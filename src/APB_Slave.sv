==> flow/design.v <==
`timescale 1ns / 1ps
module APB_Slave (
    input  logic        PCLK,
    input  logic        PRESET,
    input  logic [ 3:0] PADDR,
    input  logic        PWRITE,
    input  logic        PENABLE,
    input  logic [31:0] PWDATA,
    input  logic        PSEL,
    output logic [31:0] PRDATA,
    output logic        PREADY
);
    logic [31:0] slv_reg0, slv_reg1, slv_reg2, slv_reg3;
    always_ff @(posedge PCLK, posedge PRESET) begin
        if (PRESET) begin
            slv_reg0 <= 0;
            slv_reg1 <= 0;
            slv_reg2 <= 0;
            slv_reg3 <= 0;
        end else begin
            PREADY <= 1'b0;
            if (PSEL && PENABLE) begin
                PREADY <= 1'b1;
                if (PWRITE) begin
                    case (PADDR[3:2])
                        2'd0: slv_reg0 <= PWDATA;
                        2'd1: slv_reg1 <= PWDATA;
                        2'd2: slv_reg2 <= PWDATA;
                        2'd3: slv_reg3 <= PWDATA;
                    endcase
                end else begin
                    case (PADDR[3:2])
                        2'd0: PRDATA <= slv_reg0;
                        2'd1: PRDATA <= slv_reg1;
                        2'd2: PRDATA <= slv_reg2;
                        2'd3: PRDATA <= slv_reg3;
                    endcase
                end
            end
        end
    end
endmodule
======== Tool chain data of APB_Slave ========
Tool output for the design above, in the order of the flow.
Lines are those of the file above, counted from 1.
Operators carry their Yosys type and port widths (W data, S select, Z words).
Not given: n/a
design
  design top .............................. APB_Slave
  clock port .............................. PCLK
  standard-cell library ................... sky130hd
  library corner .......................... tt_025C_1v80

======== Elaborated design ========
Source: Yosys, flattened and elaborated, memories not mapped. Widths are those after wreduce. Registers that Yosys merges into a memory's read port (data or address) are not register bits. Print and check cells do not count. Equal cells are merged and count once.
bit counts
  bits in registers ....................... 161
  bits of input ports ..................... 41
  output and inout bits ................... 33
  elaborated cells ........................ 20
operators by class
  equality and inequality tests ........... 3
  mux-type cells .......................... 2
  bitwise operators ....................... 2
  reduce/logical cells .................... 7
operators with widths
  cell                  number
  $pmux W32 S4          1
  $reduce_and A3 Y1     5
  $eq A2 B2 Y1 const B  2
  $not A1 Y1            2
  $eq A2 B1 Y1 const B  1
  $logic_not A2 Y1      1
  $logic_and A1 B1 Y1   1
  $mux W1               1

======== Depth ========
Depth = most cells in a row (Yosys ltp): at word level without a register or memory, in the mapped netlist without a sequential cell, where the memories' decode and read muxes count.
depth
  depth in word-level cells ............... 2
  ABC_AREA ................................ 1
  mapped depth ............................ 7
  depth with buffers taken out ............ 6

======== Netlist ========
Source: synth_stat.txt of the flow (Yosys; design flattened, memories mapped). It holds for the ABC_AREA given above (unset counts as 0); a run with the other value may have another netlist.
cells by type
  cell                       number  total area (sq um)
  sky130_fd_sc_hd__dfrtp_1   128     3.2E+03
  sky130_fd_sc_hd__nand2_1   425     1595.28
  sky130_fd_sc_hd__edfxtp_1  33      990.95
  sky130_fd_sc_hd__nand3_1   97      485.466
  sky130_fd_sc_hd__nand4_1   32      200.192
  sky130_fd_sc_hd__buf_2     32      160.154
  sky130_fd_sc_hd__clkbuf_1  15      56.304
  sky130_fd_sc_hd__nor2_2    6       37.536
  sky130_fd_sc_hd__inv_1     4       15.014
  sky130_fd_sc_hd__inv_2     4       15.014
  sky130_fd_sc_hd__nor3_1    1       5.005
synthesis totals
  mapped cells ............................ 777
  chip area (Yosys) ....................... 6764.0 sq um
  area of sequential cells ................ 4194.0 sq um
  mapped flip-flops ....................... 161
  buffers ................................. 47

======== Worst setup path after synthesis ========
Source: OpenSTA report_checks on the synthesized netlist (no wires, ideal clock, input and output delay 20% of the period each), path of least setup slack; recovery checks are left aside. Register names are those of the netlist, which keeps one name where synthesis merged equal registers.
path after synthesis
  path type ............................... input to register
  from .................................... input PRESET
  to ...................................... register PREADY
  period .................................. 7.76 ns
  input delay ............................. 1.552 ns
  library setup time ...................... 0.490 ns
  launch time at the first pin ............ 1.552 ns
  arrival time ............................ 4.205 ns
  required time ........................... 7.270 ns
  setup slack ............................. 3.066 ns
  path delay .............................. 3.143 ns
  stages .................................. 1
  buffers on the path ..................... 0
  synthesis period reached ................ 4.694 ns
"path delay" is the arrival time less input delay plus setup time.
"stages" counts driving pins, that of a launching flip-flop among them; a cell with two outputs on the path counts twice.
"synthesis period reached" = period - worst setup slack (recovery checks aside). The figure is calculated, with input and output delays left at 20% of the set period.
on the way, after synthesis
  cell sequence ........................... sky130_fd_sc_hd__inv_1
  length of the longest elaborated chain .. 0
  elaborated cells on any way between the ends .. 0
  source lines of those cells ............. 0
RTL lines, path after synthesis
  element          RTL line  text
  start, declared  4         input  logic        PRESET,
  end, assigned    21        PREADY <= 1'b0;
  end, assigned    23        PREADY <= 1'b1;
  end, declared    11        output logic        PREADY

======== Timing after layout ========
From the final timing report of entry B: the path of least setup slack in the routed layout; clock arrival at registers is part of the times.
path post-layout
  path type ............................... input to register
  from .................................... input PENABLE
  to ...................................... register slv_reg0[8]
  period .................................. 3.87 ns
  input delay ............................. 0.77 ns
  library setup time ...................... 0.11 ns
  launch time at the first pin ............ 0.77 ns
  arrival time ............................ 2.78 ns
  required time ........................... 4.19 ns
  setup slack ............................. 1.41 ns
  stages .................................. 7
  buffers on the path ..................... 2
The rows between start and end are the longest chain of elaborated cells between them; the timing report does not say that the signal goes this way. Where chains are equally long, one stands for them.
A line is the first line of the expression or statement that the cell stems from. Yosys adds cells for indexed reads and writes and turns some case tables into memories.
on the way, post-layout
  cell sequence ........................... sky130_fd_sc_hd__clkdlybuf4s50_1 > sky130_fd_sc_hd__nand2_1 > sky130_fd_sc_hd__nor2_2 > sky130_fd_sc_hd__nand2_1 > sky130_fd_sc_hd__buf_4 > sky130_fd_sc_hd__nand2_1 > sky130_fd_sc_hd__nand2_1
  length of the longest elaborated chain .. 2
  elaborated cells on any way between the ends .. 2
  source lines of those cells ............. 1
  those cells by class .................... 2 x reduce/logical
RTL lines, path post-layout
  element              RTL line  text
  start, declared      7         input  logic        PENABLE,
  $logic_and A1 B1 Y1  22        if (PSEL && PENABLE) begin
  $reduce_and A3 Y1    n/a
  end, assigned        16        slv_reg0 <= 0;
  end, assigned        26        2'd0: slv_reg0 <= PWDATA;
  end, declared        13        logic [31:0] slv_reg0, slv_reg1, slv_reg2, slv_reg3;

Lab notebook: APB_Slave

Module APB_Slave, platform sky130hd: 2 stored runs of the flow (Yosys, OpenROAD) with differing settings, in no particular order. Input and output delays are each 20% of the period that was set; the output load is 0.01 pF.
"period achieved" means the clock period less the worst setup slack. The figure is calculated, with input and output delays left at 20% of the set period.
"time used up by the worst setup path" means the part of the period allowed to the worst setup path (the constraints hold back 20% at inputs and 20% at outputs) less its slack; where the path has registers, the arrival times of their clocks count too.
"power consumption": no workload was simulated; the value follows from the tool's default switching activity.

======== entry A ========
==> flow/run.sh <==
#!/bin/bash
# the make line also repeats the synthesis and layout settings of config.mk as NAME=value (left out here)
make -C /OpenROAD-flow-scripts/flow DESIGN_CONFIG=/design/flow/config.mk WORK_HOME=/design/flow/orfs CLKGATE_MAP_FILE= finish
==> flow/config.mk <==
export PLATFORM = sky130hd
export DESIGN_NAME = APB_Slave
export DESIGN_NICKNAME = APB_Slave
export VERILOG_FILES = /design/flow/design.v
export SDC_FILE = /design/flow/constraint.sdc
export NUM_CORES = 4
export LEC_CHECK = 0
export ABC_AREA = 1
export CAP_MARGIN = 20
export CELL_PAD_IN_SITES_DETAIL_PLACEMENT = 2
export CORE_MARGIN = 2
export CORE_UTILIZATION = 64
export GPL_TIMING_DRIVEN = 1
export MAX_ROUTING_LAYER = met4
export PLACE_DENSITY_LB_ADDON = 0.05
export SETUP_SLACK_MARGIN = -0.15
export SLEW_MARGIN = 20
==> flow/constraint.sdc <==
create_clock -name core_clock -period 4.47 [get_ports {PCLK}]
set_input_delay 0.8940 -clock core_clock [delete_from_list [all_inputs] [get_ports {PCLK}]]
set_output_delay 0.8940 -clock core_clock [all_outputs]
set_load 0.01 [all_outputs]

-------- entry A --------
  stopped before the end: placement reported DPL-0033

======== entry B ========
==> flow/run.sh <==
#!/bin/bash
# the make line also repeats the synthesis and layout settings of config.mk as NAME=value (left out here)
make -C /OpenROAD-flow-scripts/flow DESIGN_CONFIG=/design/flow/config.mk WORK_HOME=/design/flow/orfs CLKGATE_MAP_FILE= finish
==> flow/config.mk <==
export PLATFORM = sky130hd
export DESIGN_NAME = APB_Slave
export DESIGN_NICKNAME = APB_Slave
export VERILOG_FILES = /design/flow/design.v
export SDC_FILE = /design/flow/constraint.sdc
export NUM_CORES = 4
export LEC_CHECK = 0
export ABC_AREA = 1
export CAP_MARGIN = 20
export CELL_PAD_IN_SITES_GLOBAL_PLACEMENT = 1
export CORE_ASPECT_RATIO = 0.9
export CORE_MARGIN = 2
export CORE_UTILIZATION = 25
export CTS_CLUSTER_SIZE = 62
export GPL_TIMING_DRIVEN = 1
export PLACE_DENSITY = 0.94
export SETUP_SLACK_MARGIN = 0.35
export SLEW_MARGIN = 20
export TNS_END_PERCENT = 55
==> flow/constraint.sdc <==
create_clock -name core_clock -period 3.87 [get_ports {PCLK}]
set_input_delay 0.7740 -clock core_clock [delete_from_list [all_inputs] [get_ports {PCLK}]]
set_output_delay 0.7740 -clock core_clock [all_outputs]
set_load 0.01 [all_outputs]

-------- measured, entry B --------
  period achieved ......................... 2.462 ns
  setup slack of the critical path ........ 1.408 ns
  time used up by the worst setup path .... 1.69 ns
  worst setup path kind ................... input to register
  post-route utilization .................. 31.6 %
  die outline area ........................ 28389.6 sq um
  standard-cell area after layout ......... 8466.9 sq um
  power consumption ....................... 4356 µW
  smallest hold slack ..................... 0.468 ns
  synthesis area .......................... 6764.0 sq um
  total negative slack .................... 0.000 ns
